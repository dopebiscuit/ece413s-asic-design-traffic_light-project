==> flow/design.v <==
module traffic_light(
        input wire [1 : 0] in_sensors,
        input wire [2 : 0] control,
        output wire [2 : 0] out_lights,
        output wire [1 : 0] out_sensors
    );
    sensor s1s5 (in_sensors, out_sensors);
    light  red      (control[0], out_lights[0]);
    light  yellow   (control[1], out_lights[1]);
    light  green    (control[2], out_lights[2]);
endmodule
module light (
        input wire io,
        output wire signal
    );
    assign signal = io;
endmodule
module sensor(
        input wire [1 : 0] sensors,
        output wire [1 : 0] signals
    );
    assign signals = sensors;
endmodule
module traffic_light_controller(
    input  clk,
    input  rst_n,
    input [3:0] ss, fs,
    output reg [3:0] green, red, yellow
);
reg bouns;
reg [5:0] green_count;
reg [1:0] yellow_count;
localparam T1G = 4'b1000;
localparam T1Y = 4'b1001;
localparam T2G = 4'b0100;
localparam T2Y = 4'b0101;
localparam T3G = 4'b0010;
localparam T3Y = 4'b0011;
localparam T4G = 4'b0001;
localparam T4Y = 4'b0000;
reg [3:0] next_state, current_state;
always @(*) begin
    case (current_state)
        T1G: begin
            if ((bouns && green_count==40) || (~bouns & green_count==30))
                next_state <= T1Y;
            else
                next_state <= T1G;
        end
        T1Y: begin
            if (yellow_count == 3) begin
                if (ss[1])
                    next_state <= T2G;
                else if (ss[2])
                    next_state <= T3G;
                else if (ss[3])
                    next_state <= T4G;
                else
                    next_state <= T1G;
            end
            else
                next_state <= T1Y;
        end
        T2G: begin
            if ((bouns && green_count==40) || (~bouns & green_count==30))
                next_state <= T2Y;
            else
                next_state <= T2G;
        end
        T2Y: begin
            if (yellow_count == 3) begin
                if (ss[2])
                    next_state <= T3G;
                else if (ss[3])
                    next_state <= T4G;
                else if (ss[0])
                    next_state <= T1G;
                else
                    next_state <= T2G;
            end
            else 
                next_state <= T2Y;
        end
        T3G: begin
            if ((bouns && green_count==40) || (~bouns & green_count==30))
                next_state <= T3Y;
            else
                next_state <= T3G;
        end
        T3Y: begin
            if (yellow_count == 3) begin
                if (ss[3])
                    next_state <= T4G;
                else if (ss[0])
                    next_state <= T1G;
                else if (ss[1])
                    next_state <= T2G;
                else
                    next_state <= T3G;
            end
            else
                next_state <= T3Y;
        end
        T4G: begin
            if ((bouns && green_count==40) || (~bouns & green_count==30))
                next_state <= T4Y;
            else
                next_state <= T4G;
        end
        T4Y: begin
            if (yellow_count == 3) begin
                if (ss[0])
                    next_state <= T1G;
                else if (ss[1])
                    next_state <= T2G;
                else if (ss[2])
                    next_state <= T3G;
                else
                    next_state <= T4G;
            end
            else
                next_state <= T4Y;
        end
        default: begin
            next_state <= T1G;
        end
    endcase
end
always @(posedge clk or negedge rst_n) begin
    if (~rst_n) begin
        current_state <= T1G;
    end     else begin
        current_state <= next_state;
    end
end
always @(posedge clk or negedge rst_n) begin
    if (~rst_n) begin
        green_count <= 0;
        yellow_count <= 0;
        bouns <= 0;
        green   = 4'b0001;
        red = 4'b1110;
        yellow  = 4'b0;
    end else begin
        case (current_state)
            T1G: begin
                yellow_count <= 0;
                green_count <= green_count + 1;
                red = 4'b1110; 
                green = 4'b0001;
                yellow = 4'b0000;
            end 
            T1Y: begin
                green_count <= 0;
                yellow_count <= yellow_count + 1;
                if (ss[1])
                    if (fs[1])
                        bouns <= 1;
                else if (ss[2])
                    if (fs[2])
                        bouns <= 1;
                else if (ss[3])
                    if (fs[3])
                        bouns <= 1;
                red = 4'b1110; 
                green = 4'b0000;
                yellow = 4'b0001;
            end 
            T2G: begin
                yellow_count <= 0;
                green_count <= green_count + 1;
                red = 4'b1101; 
                green = 4'b0010;
                yellow = 4'b0000;
            end 
            T2Y: begin
                green_count <= 0;
                yellow_count <= yellow_count + 1;
                if (ss[2])
                    if (fs[2])
                        bouns <= 1;
                else if (ss[3])
                    if (fs[3])
                        bouns <= 1;
                else if (ss[0])
                    if (fs[0])
                        bouns <= 1;
                red = 4'b1101; 
                green = 4'b0000;
                yellow = 4'b0010;
            end 
            T3G: begin
                yellow_count <= 0;
                green_count <= green_count + 1;
                red = 4'b1011; 
                green = 4'b0100;
                yellow = 4'b0000;
            end 
            T3Y: begin
                green_count <= 0;
                yellow_count <= yellow_count + 1;
                red = 4'b1011; 
                green = 4'b0000;
                yellow = 4'b0100;
                if (ss[3])
                    if (fs[3])
                        bouns <= 1;
                else if (ss[0])
                    if (fs[0])
                        bouns <= 1;
                else if (ss[1])
                    if (fs[1])
                        bouns <= 1;
            end 
            T4G: begin
                yellow_count <= 0;
                green_count <= green_count + 1;
                red = 4'b0111; 
                green = 4'b1000;
                yellow = 4'b0000;
            end 
            T4Y: begin
                green_count <= 0;
                yellow_count <= yellow_count + 1;
                red = 4'b0111; 
                green = 4'b0000;
                yellow = 4'b1000;
                if (ss[0])
                    if (fs[0])
                        bouns <= 1;
                else if (ss[1])
                    if (fs[1])
                        bouns <= 1;
                else if (ss[2])
                    if (fs[2])
                        bouns <= 1;
            end 
            default: begin
                green_count <= 0;
                yellow_count <= 0;
                bouns <= 0;
                green   = 4'b0000;
                red = 4'b1111;
                yellow  = 4'b0;
            end
        endcase
    end
end
endmodule
module traffic_system(
            input wire clk,
            input wire rst_n,
            input wire [3 : 0] input_ss,
            input wire [3 : 0] input_fs,
            output wire [3 : 0] output_red,
            output wire [3 : 0] output_green,
            output wire [3 : 0] output_yellow
        );
    wire [3 : 0] internal_ss;
    wire [3 : 0] internal_fs;
    wire [3 : 0] internal_red;
    wire [3 : 0] internal_green;
    wire [3 : 0] internal_yellow;
    traffic_light_controller lightControllerInst(
        .clk(clk),
        .rst_n(rst_n),
        .ss(internal_ss),
        .fs(internal_fs),
        .green(internal_green),
        .red(internal_red),
        .yellow(internal_yellow)
    );
    traffic_light T1(
        .in_sensors({input_fs[0], input_ss[0]}),
        .control({internal_green[0], internal_yellow[0], internal_red[0]}),
        .out_lights({output_green[0], output_yellow[0], output_red[0]}),
        .out_sensors({internal_fs[0], internal_ss[0]})
    );
    traffic_light T2(
        .in_sensors({input_fs[1], input_ss[1]}),
        .control({internal_green[1], internal_yellow[1], internal_red[1]}),
        .out_lights({output_green[1], output_yellow[1], output_red[1]}),
        .out_sensors({internal_fs[1], internal_ss[1]})
    );
    traffic_light T3(
        .in_sensors({input_fs[2], input_ss[2]}),
        .control({internal_green[2], internal_yellow[2], internal_red[2]}),
        .out_lights({output_green[2], output_yellow[2], output_red[2]}),
        .out_sensors({internal_fs[2], internal_ss[2]})
    );
    traffic_light T4(
        .in_sensors({input_fs[3], input_ss[3]}),
        .control({internal_green[3], internal_yellow[3], internal_red[3]}),
        .out_lights({output_green[3], output_yellow[3], output_red[3]}),
        .out_sensors({internal_fs[3], internal_ss[3]})
    );
endmodule
-- Step by step through the tools: traffic_system
Tool output for the design above, in the order of the flow.
Lines are those of the file above, counted from 1.
Operators: Yosys type, input widths -> output width; for muxes data width and select width s.
Cell names lack the library's common part.
Not given: --
- design top: traffic_system
- clock port: clk
- standard-cell library: sky130hd
- timing corner: tt_025C_1v80

-- Word-level counts
Source: Yosys, flattened and elaborated, memories not mapped. Widths are those after wreduce. Registers that Yosys merges into a memory's read port (data or address) are not register bits. Print and check cells do not count.
- output and inout bits: 12
- input bits: 10
- register bits at 25
- multiplexer cells at 51
- bitwise logic cells at 3
- add/sub/neg operators at 2
- eq/ne operators: 26
- reduce/logical cells: 10
- operators with widths (operator ; count):
    $mux 4 ; 14
    $pmux 4 s4 ; 3
    $ne 4x4->1 const B ; 8
    $pmux 4 s8 ; 1
    $mux 1 ; 28
    $reduce_and 17->1 ; 1
    $ne 3x3->1 const B ; 4
    $ne 2x2->1 const B ; 4
    $reduce_or 2->1 ; 4
    $eq 4x2->1 const B ; 2
    $eq 4x3->1 const B ; 2
    $eq 4x4->1 const B ; 2
    $reduce_or 4->1 ; 2
    $add 6x1->6 const B ; 1
    $eq 6x5->1 const B ; 1
    $eq 6x6->1 const B ; 1
    $mux 6 ; 1
    $pmux 1 s5 ; 1
    $eq 4x1->1 const B ; 1
    $logic_not 4->1 ; 1
    $mux 2 ; 2
    $mux 3 ; 1
    $not 1->1 ; 2
    $add 2x1->2 const B ; 1
    $eq 2x2->1 const B ; 1
    $and 1x1->1 ; 1
    $logic_and 1x1->1 ; 1
    $logic_or 1x1->1 ; 1

-- Longest topological paths
Yosys ltp: most cells in a row. Word level: on the elaborated netlist, between registers, memories and ports. Mapped: between sequential cells and ports; inverters and the memories' decode and read muxes count.
- word-level depth at 7
- noted ABC_AREA: 0
- noted mapped depth: 6
- depth with buffers taken out at 6

-- After synthesis
The flow's flattened synthesis, as Yosys stat reports it; memories are mapped. The netlist is that of the ABC_AREA named above (0 if unset); the other value can give another one.
Totals and module areas in this step are rounded.
- mapped area: 1500 µm²
- noted mapped flip-flops: 29
- noted cells in the netlist: 143
- cell types (type ; count ; area in all (µm²)):
    dfrtp_1 ; 24 ; 600.576
    dfstp_2 ; 5 ; 131.376
    buf_4 ; 12 ; 90.086
    a22o_1 ; 6 ; 52.55
    nor2_1 ; 14 ; 52.55
    ha_1 ; 4 ; 50.048
    nor4_2 ; 3 ; 37.536
    clkbuf_1 ; 8 ; 30.029
    nand2_1 ; 7 ; 26.275
    nor2b_1 ; 4 ; 25.024
    o211ai_1 ; 3 ; 22.522
    a21oi_1 ; 4 ; 20.019
    buf_2 ; 4 ; 20.019
    nor3_1 ; 4 ; 20.019
    inv_1 ; 5 ; 18.768
    a32oi_1 ; 2 ; 17.517
    xnor2_1 ; 2 ; 17.517
    xor2_1 ; 2 ; 17.517
Not listed: further types 26, cells in them 30.
By module: a second synthesis without flattening, with its own total; a netlist apart from the flattened one above.
- noted cell total of the unflattened synthesis: 149
- noted area (unflattened synthesis): 1480 µm²
Each row is one instance without its submodules.
- by module (module ; cells ; seq. area (µm²) ; instances ; area (µm²)):
    traffic_light_controller ; 129 ; 732 ; 1 ; 1330
    light ; 1 ; 0.0 ; 12 ; 7.5
    sensor ; 2 ; 0.0 ; 4 ; 15.0
    traffic_light ; 0 ; 0.0 ; 4 ; 0.0
    traffic_system ; 0 ; 0.0 ; 1 ; 0.0

-- Worst setup path after synthesis
OpenSTA on the mapped netlist: ideal clock, no wires. The path of least setup slack (recovery checks aside). Input and output delay are each 20% of the period. Register names are those of the netlist, which keeps one name where synthesis merged equal registers.
- path kind: reg2reg
- from: register lightControllerInst.current_state
- to: register lightControllerInst.bouns
- noted time at the first pin: 0.000 ns
- setup slack at 0.092 ns
- setup time: 0.065 ns
- arrival time: 1.253 ns
- noted path delay: 1.318 ns
- clock period at 1.41 ns
- noted driving pins on the path: 4
- noted data required time: 1.345 ns
- noted synthesis period reached: 1.318 ns
"path delay" is the arrival time less input delay plus setup time.
"driving pins on the path": output pins that drive a net of the path, with the launching flip-flop's if there is one; two outputs of one cell count as two.
"synthesis period reached" is the clock period less the worst setup slack; recovery checks do not enter. This is arithmetic on one report: input and output delays are still those of the set period (20% each).
An end named without its bit number is one bit of that signal or, where synthesis recoded a state register, one of its new flip-flops.
At most two assigning lines are given for a register; there are more.
- path through: dfrtp_1 > nor4_2 > a41o_1 > o211a_1
- RTL lines, path after synthesis (what ; RTL line ; source):
    start, declared ; 41 ; reg [3:0] next_state, current_state;
    start, assigned ; 131 ; current_state <= T1G;
    start, assigned ; 133 ; current_state <= next_state;
    end, assigned ; 140 ; bouns <= 0;
    end, assigned ; 158 ; bouns <= 1;
    end, declared ; 30 ; reg bouns;
Chain of elaborated cells between the ends: none given.

-- Worst path after layout
Path of least setup slack in the final report of job 1 (OpenROAD, finished layout, wires in). Where an end is a register, its clock arrival counts in the times.
- path kind: in2reg
- from: input input_fs[1]
- to: register lightControllerInst.bouns
- noted driving pins on the path: 5
- setup slack at 0.04 ns
- clock period at 1.6 ns
- noted data required time: 1.76 ns
- arrival time: 1.72 ns
- noted time at the first pin: 0.32 ns
- setup time: 0.11 ns
Between the ends stands the longest chain of elaborated cells between them, by number of cells; it is not shown to be the way that was timed. Of several equally long chains one is given.
Each line given opens the expression or statement behind the cell; cells for indexed reads and writes are added by Yosys, which also makes memories of some case tables.
At most two assigning lines are given for a register; there are more.
- path through: clkdlybuf4s50_1 > or4b_4 > a221oi_2 > a21oi_1 > o211a_1
- noted cells in the longest elaborated chain: 7
- RTL lines, path after layout (what ; RTL line ; source):
    start, declared ; 254 ; input wire [3 : 0] input_fs,
    $mux 1 ; 212 ; if (fs[1])
    $mux 1 ; 211 ; else if (ss[1])
    $mux 1 ; 209 ; if (fs[0])
    $mux 1 ; 208 ; else if (ss[0])
    $mux 1 ; 206 ; if (fs[3])
    $mux 1 ; 205 ; if (ss[3])
    $pmux 1 s5 ; 145 ; case (current_state)
    end, assigned ; 140 ; bouns <= 0;
    end, assigned ; 158 ; bouns <= 1;
    end, declared ; 30 ; reg bouns;

Hand-over note for traffic_system

Module traffic_system, platform sky130hd: 2 stored runs of the flow (Yosys, OpenROAD) with differing settings, in no particular order. Input and output delays are each 20% of the period that was set; the output load is 0.01 pF.
"achieved clock period" is the run's clock period less its worst setup slack. It is reckoned from that one timing run; input and output delays stay at 20% of the period that was set.
"worst path time" = time allowed to the worst setup path (clock period - input delay - output delay, where it has them) - its slack; a late launch clock adds to it, a late capture clock takes from it.
"overall power": no workload was simulated; the value follows from the tool's default switching activity.
Values from the reports are rounded here.

Job 1

==> flow/run.sh <==
#!/bin/bash
# the make line also repeats the synthesis and layout settings of config.mk as NAME=value (left out here)
make -C /OpenROAD-flow-scripts/flow DESIGN_CONFIG=/design/flow/config.mk WORK_HOME=/design/flow/orfs CLKGATE_MAP_FILE= finish
==> flow/config.mk <==
export PLATFORM = sky130hd
export DESIGN_NAME = traffic_system
export DESIGN_NICKNAME = traffic_system
export VERILOG_FILES = /design/flow/design.v
export SDC_FILE = /design/flow/constraint.sdc
export NUM_CORES = 4
export LEC_CHECK = 0
export CAP_MARGIN = 20
export CORE_MARGIN = 2
export CORE_UTILIZATION = 25
export SLEW_MARGIN = 20
==> flow/constraint.sdc <==
create_clock -name core_clock -period 1.6 [get_ports {clk}]
set_input_delay 0.3200 -clock core_clock [delete_from_list [all_inputs] [get_ports {clk}]]
set_output_delay 0.3200 -clock core_clock [all_outputs]
set_load 0.01 [all_outputs]

Measured in job 1:
- die area: 6620 µm²
- noted the lowest setup slack: 0.044 ns
- post-layout utilization at 32.6%
- noted the standard-cell area of the final layout: 1910 µm²
- achieved clock period: 1.556 ns
- worst hold slack in the final report: 0.422 ns
- noted the summed negative setup slack: 0.000 ns
- overall power: 1580 uW
- Yosys chip area after synthesis: 1500 µm²
- worst path time: 1.24 ns
- worst setup path type: in2reg

Job 2

==> flow/run.sh <==
#!/bin/bash
# the make line also repeats the synthesis and layout settings of config.mk as NAME=value (left out here)
make -C /OpenROAD-flow-scripts/flow DESIGN_CONFIG=/design/flow/config.mk WORK_HOME=/design/flow/orfs CLKGATE_MAP_FILE= finish
==> flow/config.mk <==
export PLATFORM = sky130hd
export DESIGN_NAME = traffic_system
export DESIGN_NICKNAME = traffic_system
export VERILOG_FILES = /design/flow/design.v
export SDC_FILE = /design/flow/constraint.sdc
export NUM_CORES = 4
export LEC_CHECK = 0
export CAP_MARGIN = 20
export CELL_PAD_IN_SITES_DETAIL_PLACEMENT = 0
export CELL_PAD_IN_SITES_GLOBAL_PLACEMENT = 1
export CORE_ASPECT_RATIO = 1.77
export CORE_MARGIN = 2
export CORE_UTILIZATION = 72
export CTS_CLUSTER_SIZE = 88
export GPL_ROUTABILITY_DRIVEN = 0
export MIN_ROUTING_LAYER = met1
export PLACE_DENSITY_LB_ADDON = 0.05
export SLEW_MARGIN = 20
==> flow/constraint.sdc <==
create_clock -name core_clock -period 1.32 [get_ports {clk}]
set_input_delay 0.2640 -clock core_clock [delete_from_list [all_inputs] [get_ports {clk}]]
set_output_delay 0.2640 -clock core_clock [all_outputs]
set_load 0.01 [all_outputs]

Job 2: no results, placement failed with FLW-0024.

End of note.
